==> flow/design.v <==
module baud_gen #(
    parameter int CLK_HZ = 50_000_000,
    parameter int BAUD   = 115200
)(
    input  logic clk, rst_n,
    output logic baud_tick,
    output logic half_tick
);
    localparam int DIV      = CLK_HZ / BAUD;
    localparam int HALF_DIV = DIV / 2;
    int cnt;
    always_ff @(posedge clk or negedge rst_n) begin
        if (!rst_n) begin
            cnt <= 0;
            baud_tick <= 0;
            half_tick <= 0;
        end else begin
            baud_tick <= 0;
            half_tick <= 0;
            if (cnt == DIV-1) begin
                cnt <= 0;
                baud_tick <= 1;
            end else begin
                cnt <= cnt + 1;
                if (cnt == HALF_DIV-1) half_tick <= 1;
            end
        end
    end
endmodule
module uart_tx #(
    parameter int CLK_HZ = 50_000_000,
    parameter int BAUD   = 115200
)(
    input  logic clk, rst_n,
    input  logic [7:0] tx_data,
    input  logic tx_valid,
    output logic tx_ready,
    output logic tx
);
    logic baud_tick, half_tick;
    baud_gen #(.CLK_HZ(CLK_HZ), .BAUD(BAUD)) u_baud(
        .clk, .rst_n, .baud_tick, .half_tick
    );
    typedef enum logic [1:0] {IDLE, START, DATA, STOP} state_t;
    state_t st;
    logic [7:0] shreg;
    int bit_i;
    assign tx_ready = (st == IDLE);
    always_ff @(posedge clk or negedge rst_n) begin
        if (!rst_n) begin
            st <= IDLE;
            tx <= 1'b1;    
            shreg <= 0;
            bit_i <= 0;
        end else begin
            if (st == IDLE) begin
                tx <= 1'b1;
                if (tx_valid) begin
                    shreg <= tx_data;   
                    bit_i <= 0;
                    st <= START;
                end
            end
            else if (baud_tick) begin
                case (st)
                    START: begin
                        tx <= 1'b0;    
                        st <= DATA;
                    end
                    DATA: begin
                        tx <= shreg[bit_i];  
                        if (bit_i == 7) st <= STOP;
                        else bit_i <= bit_i + 1;
                    end
                    STOP: begin
                        tx <= 1'b1;    
                        st <= IDLE;
                    end
                endcase
            end
        end
    end
endmodule
### Tool chain data of uart_tx

What the tools print for uart_tx, step after step.
Line numbers count from 1 in the design file above.
Operators carry their Yosys type and port widths (W data, S select, Z words).
The mark -- stands for no value.

| design | value |
|---|---|
| design top | uart_tx |
| clock | clk |
| library | sky130hd |
| library corner | tt_025C_1v80 |

### Elaborated design

Counts by Yosys on the flattened word-level netlist (proc, flatten, opt, wreduce; memories kept). Register bits leave out memories and registers merged into their read ports (data or address). Print and check cells are left out. Cells with the same type and inputs are merged into one.

| cells by class | value |
|---|---|
| add/subtract/negate cells | 2 |
| shift operators | 1 |
| mux-type cells | 15 |
| equal/unequal tests | 8 |
| reductions and logical operators | 8 |

Operator list:

| operator | number |
|---|---|
| $mux W32 | 6 |
| $add A32 B2 Y32 const B | 2 |
| $eq A32 B10 Y1 const B | 1 |
| $eq A32 B4 Y1 const B | 1 |
| $shiftx A8 B32 Y1 | 1 |
| $reduce_and A4 Y1 | 2 |
| $mux W2 | 4 |
| $pmux W2 S3 | 1 |
| $eq A2 B2 Y1 const B | 2 |
| $ne A2 B2 Y1 const B | 2 |
| $reduce_and A2 Y1 | 2 |
| $reduce_bool A2 Y1 | 2 |
| $reduce_bool A4 Y1 | 1 |
| $ne A3 B3 Y1 const B | 1 |
| $pmux W1 S3 | 1 |
| $mux W1 | 3 |
| $eq A2 B1 Y1 const B | 1 |
| $logic_not A2 Y1 | 1 |

| bit counts | value |
|---|---|
| output and inout bits | 2 |
| register bits after elaboration | 76 |
| cells after elaboration | 40 |

### Logic depth

Depth = most cells in a row (Yosys ltp): at word level without a register or memory, in the mapped netlist without a sequential cell, where the memories' decode and read muxes count.

| depth | value |
|---|---|
| depth in word-level cells | 5 |
| ABC_AREA | 0 |
| gate-level depth with buffers | 7 |

### Mapped cells and area

Yosys stat after the flow's synthesis: flattened, memories mapped to cells. It holds for the ABC_AREA given above (unset counts as 0); a run with the other value may have another netlist.

| synthesis totals | value |
|---|---|
| buffer cells | 11 |
| flip-flop cells | 78 |
| mapped area | 3908.7 um^2 |
| area of sequential cells | 1954.4 um^2 |
| standard cells after synthesis | 393 |

Cells by type:

| cell type | number | total area (um^2) |
|---|---|---|
| sky130_fd_sc_hd__dfrtp_1 | 76 | 1.9E+03 |
| sky130_fd_sc_hd__xnor2_1 | 31 | 271.51 |
| sky130_fd_sc_hd__xor2_1 | 24 | 210.202 |
| sky130_fd_sc_hd__nand4_1 | 31 | 193.936 |
| sky130_fd_sc_hd__nor2_1 | 47 | 176.419 |
| sky130_fd_sc_hd__nand2_1 | 46 | 172.666 |
| sky130_fd_sc_hd__nand3_1 | 24 | 120.115 |
| sky130_fd_sc_hd__nor4_1 | 13 | 81.328 |
| sky130_fd_sc_hd__and3_1 | 9 | 56.304 |
| sky130_fd_sc_hd__dfstp_2 | 2 | 52.55 |
| sky130_fd_sc_hd__nor3_1 | 9 | 45.043 |
| sky130_fd_sc_hd__o21ai_0 | 9 | 45.043 |
| sky130_fd_sc_hd__ha_1 | 3 | 37.536 |
| sky130_fd_sc_hd__nor4_2 | 3 | 37.536 |
| sky130_fd_sc_hd__inv_1 | 9 | 33.782 |
| sky130_fd_sc_hd__mux2i_1 | 3 | 30.029 |
| sky130_fd_sc_hd__and4_1 | 3 | 26.275 |
| sky130_fd_sc_hd__a21oi_1 | 5 | 25.024 |

Other cell types: 30; their cells: 46.
The figures by module come from a second, unflattened synthesis with its own total; it is not the netlist above.

| second synthesis, totals | value |
|---|---|
| cells (unflattened synthesis) | 397 |
| area (unflattened synthesis) | 4018.9 um^2 |

Rows give one instance, submodules left out.

By module:

| module | area (um^2) | times used | sequential area (um^2) | cells |
|---|---|---|---|---|
| uart_tx | 2363.5 | 1 | 1128.6 | 250 |
| baud_gen | 1655.3 | 1 | 850.8 | 147 |

### Worst setup path after synthesis

Path of least setup slack by OpenSTA after synthesis, without wires, with an ideal clock, recovery checks aside; 20% of the period is set as input and as output delay. Where synthesis merged equal registers, the netlist keeps one of their names.

| timing path after synthesis | value |
|---|---|
| kind | register to register |
| from | register bit_i[1] |
| to | register bit_i[8] |
| arrival | 1462 ps |
| path buffers | 0 |
| path delay | 1540 ps |
| clock period | 2920 ps |
| stages | 7 |
| path slack | 1380 ps |
| time at the first pin | 0 ps |
| required time | 2842 ps |
| period reached after synthesis | 1540 ps |

"path delay" = arrival - input delay + setup time.
"stages": output pins that drive a net of the path, with the launching flip-flop's if there is one; two outputs of one cell count as two.
"period reached after synthesis" = period - worst setup slack (recovery checks aside). The figure is calculated, with input and output delays left at 20% of the set period.
Between the ends stands the longest chain of elaborated cells between them, by number of cells; it is not shown to be the way that was timed. Of several equally long chains one is given.
Each line given opens the expression or statement behind the cell; cells for indexed reads and writes are added by Yosys, which also makes memories of some case tables.
A register here has more assigning lines than the two given.

| on the way, after synthesis | value |
|---|---|
| path through | sky130_fd_sc_hd__dfrtp_1 -> sky130_fd_sc_hd__ha_1 -> sky130_fd_sc_hd__nand2_1 -> sky130_fd_sc_hd__nor2_2 -> sky130_fd_sc_hd__nand4_1 -> sky130_fd_sc_hd__or3_1 -> sky130_fd_sc_hd__a21oi_1 |
| cells in the longest elaborated chain | 5 |

Ends and longest elaborated chain, after synthesis:

| element | line | text |
|---|---|---|
| start, declared | 47 | `int bit_i;` |
| start, assigned | 54 | `bit_i <= 0;` |
| start, assigned | 73 | `else bit_i <= bit_i + 1;` |
| $add A32 B2 Y32 | 73 |  |
| $mux W32 | 72 | `if (bit_i == 7) st <= STOP;` |
| $mux W32 | 65 | `case (st)` |
| $mux W32 | 64 | `else if (baud_tick) begin` |
| $mux W32 | 56 | `if (st == IDLE) begin` |
| end, assigned | 54 |  |
| end, assigned | 73 |  |
| end, declared | 47 |  |

### Timing after layout

From the final timing report of run B: the path of least setup slack in the routed layout; clock arrival at registers is part of the times.
The report prints the path's times to 10 ps; the period is as set.

| timing path post-layout | value |
|---|---|
| kind | register to register |
| from | register bit_i[1] |
| to | register bit_i[3] |
| stages | 8 |
| time at the first pin | 350 ps |
| path slack | 90 ps |
| arrival | 1910 ps |
| required time | 2010 ps |
| clock period | 1730 ps |
| path buffers | 1 |

Between the ends stands the longest chain of elaborated cells between them, by number of cells; it is not shown to be the way that was timed. Of several equally long chains one is given.
A register here has more assigning lines than the two given.

| on the way, post-layout | value |
|---|---|
| path through | sky130_fd_sc_hd__dfrtp_2 -> sky130_fd_sc_hd__ha_4 -> sky130_fd_sc_hd__nor4bb_4 -> sky130_fd_sc_hd__nand4_1 -> sky130_fd_sc_hd__buf_6 -> sky130_fd_sc_hd__o21ai_4 -> sky130_fd_sc_hd__or3_1 -> sky130_fd_sc_hd__a21oi_1 |
| cells in the longest elaborated chain | 5 |

Ends and longest elaborated chain, post-layout:

| element | line | text |
|---|---|---|
| start, declared | 47 | `int bit_i;` |
| start, assigned | 54 | `bit_i <= 0;` |
| start, assigned | 73 | `else bit_i <= bit_i + 1;` |
| $add A32 B2 Y32 | 73 |  |
| $mux W32 | 72 | `if (bit_i == 7) st <= STOP;` |
| $mux W32 | 65 | `case (st)` |
| $mux W32 | 64 | `else if (baud_tick) begin` |
| $mux W32 | 56 | `if (st == IDLE) begin` |
| end, assigned | 54 |  |
| end, assigned | 73 |  |
| end, declared | 47 |  |

Lab notebook: uart_tx

Stored flow runs of uart_tx (2 of them; Yosys, OpenROAD, sky130hd). They differ in their settings and are not a sequence. Constraints: input delay and output delay 20% of the set period each, output load 0.01 pF.
"period reached": clock period set for the run, less the worst setup slack. It is reckoned from that one timing run; input and output delays stay at 20% of the period that was set.
"time on the worst setup path" is the time allowed to the run's worst setup path (the clock period less input and output delay, where it has them) less its slack. Clock arrival times count: a late capture clock shortens it, a late launch clock lengthens it.
"time on the worst setup path" is known to 10 ps.
Among the settings, - means not set for that run.
Among the results, - means that no value is shown for the run.

| run name | period_ns | CORE_UTILIZATION | CORE_MARGIN | CELL_PAD_IN_SITES_GLOBAL_PLACEMENT | CELL_PAD_IN_SITES_DETAIL_PLACEMENT | ABC_AREA | GPL_ROUTABILITY_DRIVEN | SLEW_MARGIN | MIN_ROUTING_LAYER | MAX_ROUTING_LAYER | CAP_MARGIN | SETUP_SLACK_MARGIN | PLACE_DENSITY | CORE_ASPECT_RATIO | GPL_TIMING_DRIVEN | CTS_CLUSTER_SIZE | worst hold slack after layout (ps) | period reached (ps) | worst setup slack after layout (ps) | time on the worst setup path (ps) | kind of the worst setup path | overall die area (um^2) | area of the synthesized netlist (um^2) | post-route utilization |
|---|---|---|---|---|---|---|---|---|---|---|---|---|---|---|---|---|---|---|---|---|---|---|---|---|
| run A | 2.17 | 51 | 3 | 2 | 0 | 1 | 0 | 20 | met2 | met4 | 20 | - | - | - | - | - | - | - | - | - | - | - | - | - |
| run B | 1.73 | 40 | 2 | 3 | - | 0 | 1 | 25 | met2 | met4 | 20 | 0.11 | 0.81 | 1.05 | 0 | 65 | 479 | 1636 | 94 | 1640 | register to register | 10579.0 | 3908.7 | 0.522 |

Run A: incomplete, placement halted on GPL-0301
